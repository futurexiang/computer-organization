==> flow/design.v <==
`timescale 1ns / 1ps
module code(
    input Clk,
    input En,
    input Reset,
    input Slt,
    output [63:0] Output0,
    output [63:0] Output1
    );
	reg [63:0] RegOutput0;
	reg [63:0] RegOutput1;
	initial begin
		RegOutput0 <= 0;
		RegOutput1 <= 0;
	end
	assign Output0 = RegOutput0;
	assign Output1 = RegOutput1>>2;
	always@(posedge Clk) begin
		if(Reset) begin
			RegOutput0 <= 0;
			RegOutput1 <= 0;
		end
		else if(En) begin
			if(Slt==0)
				RegOutput0<=RegOutput0+1;
			else
				RegOutput1<=RegOutput1+1;
		end
	end
endmodule
### Reports on code

The steps from the RTL of code to its reports follow in flow order.
Lines are those of the file above, counted from 1.
Operators: Yosys type, input widths -> output width; for muxes data width and select width s.
The mark - stands for no value.

| set-up | value |
|---|---|
| top module | code |
| clock input | Clk |
| library | sky130hd |
| corner | tt_025C_1v80 |

### Word level

Counts by Yosys on the flattened word-level netlist (proc, flatten, opt, wreduce; memories kept). Register bits leave out memories and registers merged into their read ports (data or address); mux counts leave out enables and synchronous resets folded into registers. Print and check cells are left out. Cells with the same type and inputs are merged into one.

| word-level totals | value |
|---|---|
| flip-flop bits (word level) | 128 |
| input port bits | 4 |
| cells after elaboration | 7 |

| cells by class | value |
|---|---|
| add/sub/neg operators | 2 |
| bitwise logic cells | 1 |
| reductions and logical operators | 2 |

Operators by type and width:

| operator | number |
|---|---|
| $add 64x1->64 const B | 2 |
| $reduce_and 2->1 | 2 |
| $not 1->1 | 1 |

### Longest topological paths

Longest topological path by Yosys (ltp), each cell counted once; first at word level (registers and memories cut), then after technology mapping (sequential cells cut; the memories' decode and read muxes count).

| depth | value |
|---|---|
| word-level depth | 2 |
| ABC_AREA | 0 |
| gate-level depth with buffers | 7 |
| gate-level depth less buffers | 6 |

### Netlist

The flow's flattened synthesis, as Yosys stat reports it; memories are mapped. The netlist is that of the ABC_AREA named above (0 if unset); the other value can give another one.
The area totals of this step are shown rounded.

Cells by type:

| cell type | number |
|---|---|
| sky130_fd_sc_hd__dfxtp_1 | 128 |
| sky130_fd_sc_hd__buf_4 | 64 |
| sky130_fd_sc_hd__xor2_1 | 46 |
| sky130_fd_sc_hd__nand4_1 | 58 |
| sky130_fd_sc_hd__nor2_1 | 88 |
| sky130_fd_sc_hd__nand3_1 | 60 |
| sky130_fd_sc_hd__a21oi_1 | 57 |
| sky130_fd_sc_hd__nand2_1 | 59 |
| sky130_fd_sc_hd__or3_1 | 33 |
| sky130_fd_sc_hd__nor4_1 | 28 |
| sky130_fd_sc_hd__o31ai_1 | 23 |
| sky130_fd_sc_hd__or4_1 | 23 |
| sky130_fd_sc_hd__o21ai_0 | 33 |
| sky130_fd_sc_hd__xnor2_1 | 17 |
| sky130_fd_sc_hd__clkbuf_1 | 24 |
| sky130_fd_sc_hd__and3_1 | 11 |
| sky130_fd_sc_hd__and4_1 | 7 |
| sky130_fd_sc_hd__mux2_2 | 5 |

Not listed: further types 23, cells in them 70.

| mapped netlist | value |
|---|---|
| cell count | 834 |
| mapped area | 6800 sq um |
| sequential part of the area | 2600 sq um |
| mapped flip-flops | 128 |
| buffers | 90 |

### Path before layout

Path of least setup slack by OpenSTA after synthesis, without wires, with an ideal clock, recovery checks aside; 20% of the period is set as input and as output delay. Where synthesis merged equal registers, the netlist keeps one of their names.

| timing path after synthesis | value |
|---|---|
| path kind | register -> register |
| from | register RegOutput1[30] |
| to | register RegOutput1[60] |
| clock period | 2450 ps |
| setup time | 70 ps |
| launch time at the first pin | 0 ps |
| arrival | 1947 ps |
| required time | 2380 ps |
| setup slack | 432 ps |
| delay of the path | 2017 ps |
| stages on the path | 7 |
| synthesis period reached | 2018 ps |

"delay of the path" = arrival - input delay + setup time.
"stages on the path" counts driving pins, that of a launching flip-flop among them; a cell with two outputs on the path counts twice.
"synthesis period reached" is the clock period less the worst setup slack; recovery checks do not enter. This is arithmetic on one report: input and output delays are still those of the set period (20% each).
Between the ends stands the longest chain of elaborated cells between them, by number of cells; it is not shown to be the way that was timed. Of several equally long chains one is given.
Each line given opens the expression or statement behind the cell; cells for indexed reads and writes are added by Yosys, which also makes memories of some case tables.

| between the ends, after synthesis | value |
|---|---|
| cell sequence | sky130_fd_sc_hd__dfxtp_1 -> sky130_fd_sc_hd__nand4_4 -> sky130_fd_sc_hd__nor4_4 -> sky130_fd_sc_hd__nand3_4 -> sky130_fd_sc_hd__buf_6 -> sky130_fd_sc_hd__or4_1 -> sky130_fd_sc_hd__a21oi_1 |
| cells in the longest elaborated chain | 1 |

RTL lines, path after synthesis:

| item | RTL line | RTL |
|---|---|---|
| from (decl) | 11 | `reg [63:0] RegOutput1;` |
| from (assign) | 21 | `RegOutput1 <= 0;` |
| from (assign) | 27 | `RegOutput1<=RegOutput1+1;` |
| $add 64x1->64 | 27 |  |
| to (assign) | 21 |  |
| to (assign) | 27 |  |
| to (decl) | 11 |  |

### Worst path after layout

From the final timing report of job 2: the path of least setup slack in the routed layout; clock arrival at registers is part of the times.
The report prints the path's times to 10 ps; the period is as set.

| timing path after layout | value |
|---|---|
| path kind | input -> register |
| from | input port Slt |
| to | register RegOutput1[55] |
| clock period | 3330 ps |
| setup time | 70 ps |
| launch time at the first pin | 670 ps |
| arrival | 2970 ps |
| required time | 3680 ps |
| setup slack | 720 ps |
| stages on the path | 6 |

Between the ends stands the longest chain of elaborated cells between them, by number of cells; it is not shown to be the way that was timed. Of several equally long chains one is given.

| between the ends, after layout | value |
|---|---|
| cell sequence | sky130_fd_sc_hd__clkdlybuf4s50_1 -> sky130_fd_sc_hd__nand2_1 -> sky130_fd_sc_hd__nor4_1 -> sky130_fd_sc_hd__nand4_1 -> sky130_fd_sc_hd__or4_1 -> sky130_fd_sc_hd__a21oi_1 |
| cells in the longest elaborated chain | 1 |

RTL lines, path after layout:

| item | RTL line | RTL |
|---|---|---|
| from (decl) | 6 | `input Slt,` |
| $reduce_and 2->1 | - |  |
| to (assign) | 21 | `RegOutput1 <= 0;` |
| to (assign) | 27 | `RegOutput1<=RegOutput1+1;` |
| to (decl) | 11 | `reg [63:0] RegOutput1;` |

Hand-over note for code

Record of 2 stored runs of the RTL-to-layout flow on code, platform sky130hd. The runs are unordered. Constraints: input delay and output delay 20% of the set period each, output load 0.01 pF.
By "period achieved" is meant the clock period of the run minus its worst setup slack. This is arithmetic on one report: input and output delays are still those of the set period (20% each).
By "time on the worst setup path" is meant the share of the clock period that the worst setup path is allowed (20% is reserved at inputs, 20% at outputs), minus its slack. Clock arrival times at its registers enter into it.
By "power consumption" is meant OpenSTA's value without simulated activity: inputs other than the clock are taken to toggle once in ten clock periods, and the tool carries that through the logic.
"time on the worst setup path" is given in steps of 10 ps.
Values from the reports are rounded here.
A setting shown as . is not set for that run.
Results: . = not shown.

| item | job 1 | job 2 |
|---|---|---|
| period_ns | 1.5 | 3.33 |
| CORE_UTILIZATION | 60 | 16 |
| SETUP_SLACK_MARGIN | -0.06 | . |
| PLACE_DENSITY_LB_ADDON | 0.29 | 0.25 |
| CELL_PAD_IN_SITES_GLOBAL_PLACEMENT | 0 | 0 |
| GPL_ROUTABILITY_DRIVEN | 1 | . |
| CAP_MARGIN | 10 | 20 |
| SLEW_MARGIN | 5 | 40 |
| MIN_ROUTING_LAYER | met1 | . |
| MAX_ROUTING_LAYER | met5 | met5 |
| CORE_MARGIN | 2 | 2 |
| HOLD_SLACK_MARGIN | . | 0.02 |
| CELL_PAD_IN_SITES_DETAIL_PLACEMENT | . | 1 |
| ABC_AREA | . | 0 |
| GPL_TIMING_DRIVEN | . | 1 |
| CTS_CLUSTER_SIZE | . | 82 |
| standard-cell area after routing (sq um) | . | 9000 |
| time on the worst setup path (ps) | . | 1950 |
| type of the worst setup path | . | input -> register |
| lowest hold slack (ps) | . | 500 |
| power consumption (uW) | . | 3600 |
| synthesized cell area (sq um) | . | 6800 |
| smallest setup slack (ps) | . | 720 |
| utilization in the final report | . | 0.21 |
| area inside the die boundary (sq um) | . | 44000 |
| sum of negative setup slack (ps) | . | 0 |
| period achieved (ps) | . | 2615 |

Job 1: unfinished; error DPL-0038 in clock tree synthesis

End of note.
